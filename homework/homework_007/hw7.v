==> flow/design.v <==
module hw7(
	input rst_n,clock,ser_in,p_load,overlap,o_load,
	input [3:0] pattern,
	output found
);
	wire[3:0] patternRequested,patternToFind,overlapRequested,overlapToFind;
	assign patternRequested = p_load?pattern:patternToFind;
	dff_4bit u2(rst_n,clock,patternRequested,patternToFind);
	assign overlapRequested = o_load?overlap:overlapToFind;
        dff_4bit u4(rst_n,clock,overlapRequested,overlapToFind);
	wire found_overlap,found_nonoverlap;
	overlapping o (rst_n,clock,ser_in,patternToFind,found_overlap);
	nonoverlapping non_o (rst_n,clock,ser_in,patternToFind,found_nonoverlap);
	assign found = overlapToFind?found_overlap:found_nonoverlap;
endmodule
module nonoverlapping(
	input rst_n,clock,ser_in,
	input [3:0] pattern,
	output found
);
	wire [3:0] current;
	shift_reg nonoverlapping_shiftReg (
		.rst_n(rst_n),
		.clock(clock),
		.clr(found),
		.ser_in(ser_in),
		.reset_value({4{!pattern[0]}}),
		.clear_value({3{!pattern[0]}}),
		.value(current)
	);
	assign found = current[0]==pattern[3] && current[1]==pattern[2] && current[2]==pattern[1] && current[3]==pattern[0];
endmodule
module overlapping(
	input rst_n,clock,ser_in,
	input [3:0] pattern,
	output found
);
	wire [3:0] current;
	shift_reg overlapping_shiftReg (
		.rst_n(rst_n),
		.clock(clock),
		.clr(0),
		.ser_in(ser_in),
		.reset_value(0),
		.clear_value(0),
		.value(current)
	);
	assign found = current[0]==pattern[3] && current[1]==pattern[2] && current[2]==pattern[1] && current[3]==pattern[0];
endmodule
module shift_reg(
	input rst_n, clock, clr, ser_in,
	input [3:0] reset_value,
	input [2:0] clear_value,
	output [3:0] value
);
	reg [3:0] Q;
	always @ (posedge clock) begin
		if(!rst_n) Q <= reset_value;
		else if(clr) Q <= {ser_in,clear_value};
		else Q <= {ser_in,Q[3:1]}; 
	end
	assign value = Q;
endmodule
module dff (
  input rst_n, clock,
  input d,
  output reg q,
  output q_n
);
  always @(posedge clock )
    if( !rst_n )
      q <= 0;
    else
      q <= d;
  assign q_n = ~q;
endmodule
module dff_4bit (
  input rst_n, clock,
  input [3:0] D,
  output [3:0] Q
);
  wire [3:0] q_bar;
  dff U0 ( rst_n, clock, D[0], Q[0], q_bar[0] );
  dff U1 ( rst_n, clock, D[1], Q[1], q_bar[1] );
  dff U2 ( rst_n, clock, D[2], Q[2], q_bar[2] );
  dff U3 ( rst_n, clock, D[3], Q[3], q_bar[3] );
endmodule
Reports on hw7

What the tools print for hw7, step after step.
Lines are those of the file above, counted from 1.
Operators: Yosys type, input widths -> output width; for muxes data width and select width s.
Not given: -

Top: hw7
Clock input: clock
Library: sky130hd
Timing corner: tt_025C_1v80

Elaborated design

Source: Yosys, flattened and elaborated, memories not mapped. Widths are those after wreduce; folded enables and synchronous resets count as part of the registers. Registers that Yosys merges into a memory's read port (data or address) are not register bits. Print and check cells do not count. Equal cells are merged and count once.

Cells after elaboration: 25
Output and inout bits: 1
Bits of input ports: 10
Bits in registers: 13

Reductions and logical operators: 7
Muxes and demuxes: 3
Equality and inequality tests: 8

Operators with widths:

| operator          | number |
| $eq 1x1->1        | 8 |
| $logic_and 1x1->1 | 6 |
| $mux 4            | 1 |
| $mux 3            | 1 |
| $logic_not 1->1   | 1 |
| $mux 1            | 1 |

Logic depth

Yosys ltp: most cells in a row. Word level: on the elaborated netlist, between registers, memories and ports. Mapped: between sequential cells and ports; inverters and the memories' decode and read muxes count.

Depth in word-level cells: 6
ABC_AREA: 0
Depth in mapped cells: 3
Mapped depth without buffers: 3

Mapped cells and area

Yosys stat after the flow's synthesis: flattened, memories mapped to cells. It holds for the ABC_AREA given above (unset counts as 0); a run with the other value may have another netlist.
The area totals of this step are shown rounded.

Cells by type:

| cell type                 | number | area in all (sq um) |
| sky130_fd_sc_hd__dfxtp_1  | 13     | 260.25 |
| sky130_fd_sc_hd__xor2_1   | 7      | 61.309 |
| sky130_fd_sc_hd__mux2i_1  | 5      | 50.048 |
| sky130_fd_sc_hd__nor2b_1  | 5      | 31.28 |
| sky130_fd_sc_hd__and2_1   | 4      | 25.024 |
| sky130_fd_sc_hd__nand2_1  | 4      | 15.014 |
| sky130_fd_sc_hd__nand2b_1 | 2      | 12.512 |
| sky130_fd_sc_hd__nor4_1   | 2      | 12.512 |
| sky130_fd_sc_hd__o41a_1   | 1      | 11.261 |
| sky130_fd_sc_hd__o21ai_0  | 2      | 10.01 |
| sky130_fd_sc_hd__o31a_2   | 1      | 10.01 |
| sky130_fd_sc_hd__a22o_1   | 1      | 8.758 |
| sky130_fd_sc_hd__clkbuf_1 | 2      | 7.507 |
| sky130_fd_sc_hd__o22ai_1  | 1      | 6.256 |
| sky130_fd_sc_hd__or2_0    | 1      | 6.256 |
| sky130_fd_sc_hd__or2_2    | 1      | 6.256 |
| sky130_fd_sc_hd__a21oi_1  | 1      | 5.005 |
| sky130_fd_sc_hd__nor3_1   | 1      | 5.005 |

Buffer cells: 2
Mapped cells: 54
Synthesis area: 544 sq um
Sequential part of the area: 260 sq um
Flip-flop cells: 13

The figures by module come from a second, unflattened synthesis with its own total; it is not the netlist above.

Cell total of the unflattened synthesis: 74
Area total of the unflattened synthesis: 737 sq um

Rows give one instance, submodules left out.

Modules:

| module         | cells | seq. area (sq um) | area (sq um) | times used |
| shift_reg      | 14    | 80.1              | 148          | 2 |
| dff            | 3     | 20.0              | 30.0         | 8 |
| hw7            | 10    | 0.0               | 98.8         | 1 |
| nonoverlapping | 6     | 0.0               | 51.3         | 1 |
| overlapping    | 6     | 0.0               | 51.3         | 1 |
| dff_4bit       | 0     | 0.0               | 0.0          | 2 |

Path before layout

OpenSTA on the mapped netlist: ideal clock, no wires. The path of least setup slack (recovery checks aside). Input and output delay are each 20% of the period. Register names are those of the netlist, which keeps one name where synthesis merged equal registers.

Path type: register -> output
Start point: reg u2.U0.q
End point: out found
Output delay: 0.336 ns
Arrival time: 0.967 ns
Required time: 1.344 ns
Path buffers: 0
Period: 1.68 ns
Stages: 4
Slack: 0.377 ns
Delay of the path: 0.967 ns
Time at the first pin: 0.000 ns
Synthesis period reached: 1.303 ns

"delay of the path" = arrival - input delay + setup time.
At an output port there is no setup time.
"stages": output pins that drive a net of the path, with the launching flip-flop's if there is one; two outputs of one cell count as two.
"synthesis period reached" = period - worst setup slack (recovery checks aside). The figure is calculated, with input and output delays left at 20% of the set period.
The rows between start and end are the longest chain of elaborated cells between them; the timing report does not say that the signal goes this way. Where chains are equally long, one stands for them.
Each line given opens the expression or statement behind the cell; cells for indexed reads and writes are added by Yosys, which also makes memories of some case tables.

Cell sequence: sky130_fd_sc_hd__dfxtp_1 > sky130_fd_sc_hd__xor2_1 > sky130_fd_sc_hd__nor4_1 > sky130_fd_sc_hd__a22o_1
Cells in the longest elaborated chain: 3
Elaborated cells between the ends (all ways): 5
Source lines of those cells: 3
Those cells by class: eq/ne: 2; mux: 1; reduce/logical: 2

RTL lines, path after synthesis:

| item               | line | text |
| start: declaration | 67   | `output reg q,` |
| start: assignment  | 72   | `q <= 0;` |
| start: assignment  | 74   | `q <= d;` |
| $eq 1x1->1         | 31   | `assign found = current[0]==pattern[3] && current[1]==pattern[2] && current[2]==pattern[1] && current[3]==patte ...` |
| $logic_and 1x1->1  | 31   |  |
| $mux 1             | 14   | `assign found = overlapToFind?found_overlap:found_nonoverlap;` |
| end: declaration   | 4    | `output found` |

Add stored flow runs of hw7

hw7 through Yosys and OpenROAD on sky130hd: 2 stored runs, unordered, with their settings. The constraints put input and output delay at 20% of the set period each and load the outputs with 0.01 pF.

## Run 1

==> flow/run.sh <==
#!/bin/bash
# the make line also repeats the synthesis and layout settings of config.mk as NAME=value (left out here)
make -C /OpenROAD-flow-scripts/flow DESIGN_CONFIG=/design/flow/config.mk WORK_HOME=/design/flow/orfs CLKGATE_MAP_FILE= finish
==> flow/config.mk <==
export PLATFORM = sky130hd
export DESIGN_NAME = hw7
export DESIGN_NICKNAME = hw7
export VERILOG_FILES = /design/flow/design.v
export SDC_FILE = /design/flow/constraint.sdc
export NUM_CORES = 4
export LEC_CHECK = 0
export CAP_MARGIN = 35
export CELL_PAD_IN_SITES_GLOBAL_PLACEMENT = 0
export CORE_MARGIN = 2
export CORE_UTILIZATION = 71
export GPL_TIMING_DRIVEN = 0
export MAX_ROUTING_LAYER = met5
export MIN_ROUTING_LAYER = met1
export SLEW_MARGIN = 20
==> flow/constraint.sdc <==
create_clock -name core_clock -period 0.741 [get_ports {clock}]
set_input_delay 0.1482 -clock core_clock [delete_from_list [all_inputs] [get_ports {clock}]]
set_output_delay 0.1482 -clock core_clock [all_outputs]
set_load 0.01 [all_outputs]

Run 1: stopped before the end: floorplanning reported PDN-0185

## Run 2

==> flow/run.sh <==
#!/bin/bash
# the make line also repeats the synthesis and layout settings of config.mk as NAME=value (left out here)
make -C /OpenROAD-flow-scripts/flow DESIGN_CONFIG=/design/flow/config.mk WORK_HOME=/design/flow/orfs CLKGATE_MAP_FILE= finish
==> flow/config.mk <==
export PLATFORM = sky130hd
export DESIGN_NAME = hw7
export DESIGN_NICKNAME = hw7
export VERILOG_FILES = /design/flow/design.v
export SDC_FILE = /design/flow/constraint.sdc
export NUM_CORES = 4
export LEC_CHECK = 0
export CAP_MARGIN = 20
export CELL_PAD_IN_SITES_DETAIL_PLACEMENT = 2
export CELL_PAD_IN_SITES_GLOBAL_PLACEMENT = 3
export CORE_ASPECT_RATIO = 1.12
export CORE_MARGIN = 2
export CORE_UTILIZATION = 47
export GPL_ROUTABILITY_DRIVEN = 1
export GPL_TIMING_DRIVEN = 0
export PLACE_DENSITY_LB_ADDON = 0.04
export SETUP_SLACK_MARGIN = -0.11
export SLEW_MARGIN = 20
==> flow/constraint.sdc <==
create_clock -name core_clock -period 1.27 [get_ports {clock}]
set_input_delay 0.2540 -clock core_clock [delete_from_list [all_inputs] [get_ports {clock}]]
set_output_delay 0.2540 -clock core_clock [all_outputs]
set_load 0.01 [all_outputs]

Run 2: stopped before the end: placement reported FLW-0024
